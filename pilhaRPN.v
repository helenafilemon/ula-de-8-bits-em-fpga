==> flow/design.v <==
module flipflopD (
    input D,
    input clk,
    input rst,
    output reg Q
);
    always @(posedge clk or posedge rst) begin
        if (rst)
            Q <= 1'b0;
        else
            Q <= D;
    end
endmodule
module debouncer (
    input btn_in,
    input clk,
    input rst,
    output btn_out  
);
    wire sincro1, sincro2;
    flipflopD ff_sincro1 (.D(btn_in), .clk(clk), .rst(rst), .Q(sincro1));
    flipflopD ff_sincro2 (.D(sincro1),  .clk(clk), .rst(rst), .Q(sincro2));
    wire [9:0] reg_desloc; 
    flipflopD ff_shift0 (.D(sincro2), .clk(clk), .rst(rst), .Q(reg_desloc[0]));
    flipflopD ff_shift1 (.D(reg_desloc[0]), .clk(clk), .rst(rst), .Q(reg_desloc[1]));
    flipflopD ff_shift2 (.D(reg_desloc[1]), .clk(clk), .rst(rst), .Q(reg_desloc[2]));
    flipflopD ff_shift3 (.D(reg_desloc[2]), .clk(clk), .rst(rst), .Q(reg_desloc[3]));
    flipflopD ff_shift4 (.D(reg_desloc[3]), .clk(clk), .rst(rst), .Q(reg_desloc[4]));
    flipflopD ff_shift5 (.D(reg_desloc[4]), .clk(clk), .rst(rst), .Q(reg_desloc[5]));
    flipflopD ff_shift6 (.D(reg_desloc[5]), .clk(clk), .rst(rst), .Q(reg_desloc[6]));
    flipflopD ff_shift7 (.D(reg_desloc[6]), .clk(clk), .rst(rst), .Q(reg_desloc[7]));
    flipflopD ff_shift8 (.D(reg_desloc[7]), .clk(clk), .rst(rst), .Q(reg_desloc[8]));
    flipflopD ff_shift9 (.D(reg_desloc[8]), .clk(clk), .rst(rst), .Q(reg_desloc[9]));
    wire w0, w1, w2, w3, w4;
    wire w5, w6; 
    wire w7; 
    wire w8; 
    and a0(w0, reg_desloc[0], reg_desloc[1]); 
    and a1(w1, reg_desloc[2], reg_desloc[3]);
    and a2(w2, reg_desloc[4], reg_desloc[5]); 
    and a3(w3, reg_desloc[6], reg_desloc[7]);
    and a4(w4, reg_desloc[8], reg_desloc[9]); 
    and b0(w5, w0, w1); 
    and b1(w6, w2, w3); 
    and c0(w7, w5, w6);
    and d0(w8, w7, w4);  
    wire sinal_estavel;
    or final_buffer(sinal_estavel, w8, 1'b0);  
    wire estavel_ant, n_estavel_ant;
    flipflopD ff_prev (.D(sinal_estavel), .clk(clk), .rst(rst), .Q(estavel_ant));
    not not_prev (n_estavel_ant, estavel_ant);
    and pulso (btn_out, sinal_estavel, n_estavel_ant);  
endmodule
module registrador3b (
     input [2:0] D, 
     input clk, 
     input rst, 
     input habilita, 
     output [2:0] Q
);
    wire n_habilita; 
    wire [2:0] d_g, q_g, d_final; 
    not n1(n_habilita, habilita);
    and a0(d_g[0],D[0],habilita); 
    and a1(q_g[0],Q[0],n_habilita); 
    or o0(d_final[0],d_g[0],q_g[0]); 
    flipflopD ff0(.D(d_final[0]),.clk(clk),.rst(rst),.Q(Q[0]));
    and a2(d_g[1],D[1],habilita); 
    and a3(q_g[1],Q[1],n_habilita); 
    or o1(d_final[1],d_g[1],q_g[1]); 
    flipflopD ff1(.D(d_final[1]),.clk(clk),.rst(rst),.Q(Q[1]));
    and a4(d_g[2],D[2],habilita); 
    and a5(q_g[2],Q[2],n_habilita); 
    or o2(d_final[2],d_g[2],q_g[2]); 
    flipflopD ff2(.D(d_final[2]),.clk(clk),.rst(rst),.Q(Q[2]));
endmodule
module registrador8b (
     input [7:0] D, 
     input clk, 
     input rst, 
     input habilita, 
     output [7:0] Q);
    wire n_habilita; 
     wire [7:0] d_g, q_g, d_final; 
     not n1(n_habilita, habilita);
    and a0(d_g[0],D[0],habilita); 
     and a1(q_g[0],Q[0],n_habilita); 
     or o0(d_final[0],d_g[0],q_g[0]); 
     flipflopD ff0(.D(d_final[0]),.clk(clk),.rst(rst),.Q(Q[0]));
    and a2(d_g[1],D[1],habilita); 
     and a3(q_g[1],Q[1],n_habilita); 
     or o1(d_final[1],d_g[1],q_g[1]); 
     flipflopD ff1(.D(d_final[1]),.clk(clk),.rst(rst),.Q(Q[1]));
    and a4(d_g[2],D[2],habilita); 
     and a5(q_g[2],Q[2],n_habilita); 
     or o2(d_final[2],d_g[2],q_g[2]); 
     flipflopD ff2(.D(d_final[2]),.clk(clk),.rst(rst),.Q(Q[2]));
    and a6(d_g[3],D[3],habilita); 
     and a7(q_g[3],Q[3],n_habilita); 
     or o3(d_final[3],d_g[3],q_g[3]); 
     flipflopD ff3(.D(d_final[3]),.clk(clk),.rst(rst),.Q(Q[3]));
    and a8(d_g[4],D[4],habilita); 
     and a9(q_g[4],Q[4],n_habilita); 
     or o4(d_final[4],d_g[4],q_g[4]); 
     flipflopD ff4(.D(d_final[4]),.clk(clk),.rst(rst),.Q(Q[4]));
    and a10(d_g[5],D[5],habilita); 
     and a11(q_g[5],Q[5],n_habilita); 
     or o5(d_final[5],d_g[5],q_g[5]); 
     flipflopD ff5(.D(d_final[5]),.clk(clk),.rst(rst),.Q(Q[5]));
    and a12(d_g[6],D[6],habilita); 
     and a13(q_g[6],Q[6],n_habilita); 
     or o6(d_final[6],d_g[6],q_g[6]); 
     flipflopD ff6(.D(d_final[6]),.clk(clk),.rst(rst),.Q(Q[6]));
    and a14(d_g[7],D[7],habilita); 
     and a15(q_g[7],Q[7],n_habilita); 
     or o7(d_final[7],d_g[7],q_g[7]); 
     flipflopD ff7(.D(d_final[7]),.clk(clk),.rst(rst),.Q(Q[7]));
endmodule
module registrador16b (
       input [15:0] D, 
     input clk, 
      input rst, 
     input habilita, 
     output [15:0] Q);
    wire n_habilita; 
     wire [15:0] d_g, q_g, d_final; 
     not n1(n_habilita, habilita);
    and a0(d_g[0],D[0],habilita); 
     and a1(q_g[0],Q[0],n_habilita); 
     or o0(d_final[0],d_g[0],q_g[0]); 
     flipflopD ff0(.D(d_final[0]),.clk(clk),.rst(rst),.Q(Q[0]));
    and a2(d_g[1],D[1],habilita); 
     and a3(q_g[1],Q[1],n_habilita); 
     or o1(d_final[1],d_g[1],q_g[1]); 
     flipflopD ff1(.D(d_final[1]),.clk(clk),.rst(rst),.Q(Q[1]));
    and a4(d_g[2],D[2],habilita); 
     and a5(q_g[2],Q[2],n_habilita); 
     or o2(d_final[2],d_g[2],q_g[2]); 
     flipflopD ff2(.D(d_final[2]),.clk(clk),.rst(rst),.Q(Q[2]));
    and a6(d_g[3],D[3],habilita); 
     and a7(q_g[3],Q[3],n_habilita); 
     or o3(d_final[3],d_g[3],q_g[3]); 
     flipflopD ff3(.D(d_final[3]),.clk(clk),.rst(rst),.Q(Q[3]));
    and a8(d_g[4],D[4],habilita); 
     and a9(q_g[4],Q[4],n_habilita); 
     or o4(d_final[4],d_g[4],q_g[4]); 
     flipflopD ff4(.D(d_final[4]),.clk(clk),.rst(rst),.Q(Q[4]));
    and a10(d_g[5],D[5],habilita); 
     and a11(q_g[5],Q[5],n_habilita); 
     or o5(d_final[5],d_g[5],q_g[5]); 
     flipflopD ff5(.D(d_final[5]),.clk(clk),.rst(rst),.Q(Q[5]));
    and a12(d_g[6],D[6],habilita); 
     and a13(q_g[6],Q[6],n_habilita); 
     or o6(d_final[6],d_g[6],q_g[6]); 
     flipflopD ff6(.D(d_final[6]),.clk(clk),.rst(rst),.Q(Q[6]));
    and a14(d_g[7],D[7],habilita); 
     and a15(q_g[7],Q[7],n_habilita); 
     or o7(d_final[7],d_g[7],q_g[7]); 
     flipflopD ff7(.D(d_final[7]),.clk(clk),.rst(rst),.Q(Q[7]));
    and a16(d_g[8],D[8],habilita); 
     and a17(q_g[8],Q[8],n_habilita); 
     or o8(d_final[8],d_g[8],q_g[8]); 
     flipflopD ff8(.D(d_final[8]),.clk(clk),.rst(rst),.Q(Q[8]));
    and a18(d_g[9],D[9],habilita); 
     and a19(q_g[9],Q[9],n_habilita); 
     or o9(d_final[9],d_g[9],q_g[9]); 
     flipflopD ff9(.D(d_final[9]),.clk(clk),.rst(rst),.Q(Q[9]));
    and a20(d_g[10],D[10],habilita); 
     and a21(q_g[10],Q[10],n_habilita); 
     or o10(d_final[10],d_g[10],q_g[10]); 
     flipflopD ff10(.D(d_final[10]),.clk(clk),.rst(rst),.Q(Q[10]));
    and a22(d_g[11],D[11],habilita); 
     and a23(q_g[11],Q[11],n_habilita); 
     or o11(d_final[11],d_g[11],q_g[11]); 
     flipflopD ff11(.D(d_final[11]),.clk(clk),.rst(rst),.Q(Q[11]));
    and a24(d_g[12],D[12],habilita); 
     and a25(q_g[12],Q[12],n_habilita); 
     or o12(d_final[12],d_g[12],q_g[12]); 
     flipflopD ff12(.D(d_final[12]),.clk(clk),.rst(rst),.Q(Q[12]));
    and a26(d_g[13],D[13],habilita); 
     and a27(q_g[13],Q[13],n_habilita); 
     or o13(d_final[13],d_g[13],q_g[13]); 
     flipflopD ff13(.D(d_final[13]),.clk(clk),.rst(rst),.Q(Q[13]));
    and a28(d_g[14],D[14],habilita); 
     and a29(q_g[14],Q[14],n_habilita); 
     or o14(d_final[14],d_g[14],q_g[14]); 
     flipflopD ff14(.D(d_final[14]),.clk(clk),.rst(rst),.Q(Q[14]));
    and a30(d_g[15],D[15],habilita); 
     and a31(q_g[15],Q[15],n_habilita); 
     or o15(d_final[15],d_g[15],q_g[15]); 
     flipflopD ff15(.D(d_final[15]),.clk(clk),.rst(rst),.Q(Q[15]));
endmodule
module registrador1b (
     input D,          
     input clk,        
     input rst,        
     input habilita,   
     output Q         
);
    wire n_habilita;  
    wire d_g;         
    wire q_g;         
    wire d_final;     
    not n1(n_habilita, habilita);
    and a0(d_g, D, habilita); 
    and a1(q_g, Q, n_habilita); 
    or  o0(d_final, d_g, q_g); 
    flipflopD ff0(.D(d_final), .clk(clk), .rst(rst), .Q(Q));
endmodule
module pilhaRPN(
    input [7:0] D,        
    input clk,
    input rst,
    input habilitaA,      
    input habilitaB,      
    output [7:0] saidaA,  
    output [7:0] saidaB   
);
    wire enable_reg_B;
    or or_enable_B(enable_reg_B, habilitaA, habilitaB);
    registrador8b reg_A(.D(saidaB),.clk(clk),.rst(rst),.habilita(habilitaB),.Q(saidaA));
    registrador8b reg_B(.D(D),.clk(clk),.rst(rst),.habilita(enable_reg_B),.Q(saidaB));
endmodule
Tool chain data of pilhaRPN
What the tools print for pilhaRPN, step after step.
Lines are those of the file above, counted from 1.
Cell names lack the library's common part.
Not given: n/a
Inputs
  top: pilhaRPN
  clock: clk
  cell library: sky130hd
  timing corner: tt_025C_1v80

Word level
Yosys after proc, flatten, opt, wreduce and memory -nomap, before mapping. Enables and synchronous resets that opt folds into registers are not counted as muxes. Memory bits, and registers merged into a memory's read port (data or address), are not among the register bits. Print and check cells are not counted. Equal cells are merged and count once.
Bit counts
  latch bits: 0
  bits in registers: 16
  clocked read ports x word width: 0
  input port bits: 12
  memory bits (read-only): 0
  output and inout port bits: 16
  word-level cells: 67
  memory cells: 0
  memory bits (writable): 0
Cells by class
  divide/modulo/power cells: 0
  $mul: 0
  reduce/logical cells: 0
  multiplexer cells: 0
  $lt $le $gt $ge: 0
  $add $sub $neg: 0
  shift-type cells: 0
  equal/unequal tests: 0
  bitwise logic cells: 51
Operators with widths (number)
  bitwise AND 1 bit: 32
  OR 1 bit: 17
  inverter 1 bit: 2

Logic depth
Depth = most cells in a row (Yosys ltp): at word level without a register or memory, in the mapped netlist without a sequential cell, where the memories' decode and read muxes count.
Depth
  depth after elaboration: 4
  ABC_AREA: 0
  mapped depth: 3
  depth with buffers taken out: 2

Synthesis result
Source: synth_stat.txt of the flow (Yosys; design flattened, memories mapped). It holds for the ABC_AREA given above (unset counts as 0); a run with the other value may have another netlist.
Cells by type
  dfrtp_1: number 16, area in all 400.384 µm²
  mux2_2: number 16, area in all 180.173 µm²
  buf_4: number 16, area in all 120.115 µm²
  nor2_8: number 1, area in all 20.019 µm²
  buf_6: number 1, area in all 11.261 µm²
  inv_1: number 1, area in all 3.754 µm²
Mapped netlist
  cell count: 51
  chip area (Yosys): 735.7 µm²
  buffers: 17
  flip-flop cells: 16
  area of sequential cells: 400.4 µm²
The figures by module come from a second, unflattened synthesis with its own total; it is not the netlist above.
Unflattened totals
  cell total of the unflattened synthesis: 51
  area total of the unflattened synthesis: 729.4 µm²
Rows give one instance, submodules left out.
Modules
  flipflopD: instances 16, seq. area 25.0 µm², area 28.8 µm², cells 2
  registrador8b: instances 2, seq. area 0.0 µm², area 131.4 µm², cells 9
  pilhaRPN: instances 1, seq. area 0.0 µm², area 6.3 µm², cells 1

Timing after synthesis
Path of least setup slack by OpenSTA after synthesis, without wires, with an ideal clock, recovery checks aside; 20% of the period is set as input and as output delay. Where synthesis merged equal registers, the netlist keeps one of their names.
Path after synthesis
  kind: input to register
  from: input port habilitaB
  to: register (no name shown)
  setup time: 0.125 ns
  data required time: 1.045 ns
  external input delay: 0.234 ns
  path delay: 0.737 ns
  clock period: 1.17 ns
  arrival: 0.846 ns
  time at the first pin: 0.234 ns
  stages: 3
  buffers on the path: 1
  path slack: 0.200 ns
  period reached after synthesis: 0.97 ns
"path delay" = arrival - input delay + setup time.
"stages" counts driving pins, that of a launching flip-flop among them; a cell with two outputs on the path counts twice.
"period reached after synthesis" = period - worst setup slack (recovery checks aside). The figure is calculated, with input and output delays left at 20% of the set period.
Between the ends, after synthesis
  path through: buf_6 nor2_8 mux2_2
RTL lines, path after synthesis
  from (decl): line 215  | input habilitaB,
Chain of elaborated cells between the ends: none given.

Timing after layout
Path of least setup slack in the final report of flow run 1 (OpenROAD, finished layout, wires in). Where an end is a register, its clock arrival counts in the times.
Path after layout
  kind: register to output
  from: register (no name shown)
  to: output port saidaB[5]
  buffers on the path: 1
  path slack: 0.03 ns
  output delay: 0.21 ns
  stages: 2
  time at the first pin: 0.27 ns
  clock period: 1.07 ns
  arrival: 0.82 ns
  data required time: 0.86 ns
Between the ends, after layout
  path through: dfrtp_1 buf_2
RTL lines, path after layout
  to (decl): line 217  | output [7:0] saidaB
Chain of elaborated cells between the ends: none given.

Memo
Re: implementation data of pilhaRPN

Module pilhaRPN, platform sky130hd: 2 stored runs of the flow (Yosys, OpenROAD) with differing settings, in no particular order. Input and output delays are each 20% of the period that was set; the output load is 0.01 pF.
"achieved clock period (ns)" is the run's clock period less its worst setup slack. It is reckoned from that one timing run; input and output delays stay at 20% of the period that was set.
"worst setup path time (ns)" = time allowed to the worst setup path (clock period - input delay - output delay, where it has them) - its slack; a late launch clock adds to it, a late capture clock takes from it.
"finish__power__total" is the tool's figure for a default switching activity; nothing was simulated.

Flow files of flow run 1
==> flow/run.sh <==
#!/bin/bash
# the make line also repeats the synthesis and layout settings of config.mk as NAME=value (left out here)
make -C /OpenROAD-flow-scripts/flow DESIGN_CONFIG=/design/flow/config.mk WORK_HOME=/design/flow/orfs CLKGATE_MAP_FILE= finish
==> flow/config.mk <==
export PLATFORM = sky130hd
export DESIGN_NAME = pilhaRPN
export DESIGN_NICKNAME = pilhaRPN
export VERILOG_FILES = /design/flow/design.v
export SDC_FILE = /design/flow/constraint.sdc
export NUM_CORES = 4
export LEC_CHECK = 0
export CAP_MARGIN = 20
export CORE_ASPECT_RATIO = 1.67
export CORE_MARGIN = 7
export CORE_UTILIZATION = 33
export GPL_ROUTABILITY_DRIVEN = 1
export MIN_ROUTING_LAYER = met2
export PLACE_DENSITY = 0.53
export SLEW_MARGIN = 20
export TNS_END_PERCENT = 55
==> flow/constraint.sdc <==
create_clock -name core_clock -period 1.07 [get_ports {clk}]
set_input_delay 0.2140 -clock core_clock [delete_from_list [all_inputs] [get_ports {clk}]]
set_output_delay 0.2140 -clock core_clock [all_outputs]
set_load 0.01 [all_outputs]

report of flow run 1
yosys chip area after synthesis (um^2): 735.7
finish__design__die__area: 3790.9
finish__design__instance__area__stdcell: 998.5
finish__design__instance__utilization: 0.4650
finish__timing__setup__ws: 0.034
finish__timing__setup__tns: 0.000
finish__timing__hold__ws: 0.227
finish__power__total: 1.418e-03
achieved clock period (ns): 1.036
worst setup path time (ns): 0.82
worst setup path kind: register to output

Flow files of flow run 2
==> flow/run.sh <==
#!/bin/bash
# the make line also repeats the synthesis and layout settings of config.mk as NAME=value (left out here)
make -C /OpenROAD-flow-scripts/flow DESIGN_CONFIG=/design/flow/config.mk WORK_HOME=/design/flow/orfs CLKGATE_MAP_FILE= finish
==> flow/config.mk <==
export PLATFORM = sky130hd
export DESIGN_NAME = pilhaRPN
export DESIGN_NICKNAME = pilhaRPN
export VERILOG_FILES = /design/flow/design.v
export SDC_FILE = /design/flow/constraint.sdc
export NUM_CORES = 4
export LEC_CHECK = 0
export CAP_MARGIN = 20
export CELL_PAD_IN_SITES_DETAIL_PLACEMENT = 2
export CORE_ASPECT_RATIO = 0.75
export CORE_MARGIN = 2
export CORE_UTILIZATION = 49
export GPL_ROUTABILITY_DRIVEN = 1
export MAX_ROUTING_LAYER = met4
export PLACE_DENSITY_LB_ADDON = 0.02
export SETUP_SLACK_MARGIN = 0.04
export SLEW_MARGIN = 20
export TNS_END_PERCENT = 85
==> flow/constraint.sdc <==
create_clock -name core_clock -period 1.63 [get_ports {clk}]
set_input_delay 0.3260 -clock core_clock [delete_from_list [all_inputs] [get_ports {clk}]]
set_output_delay 0.3260 -clock core_clock [all_outputs]
set_load 0.01 [all_outputs]

report of flow run 2: did not finish, place, DPL-0033
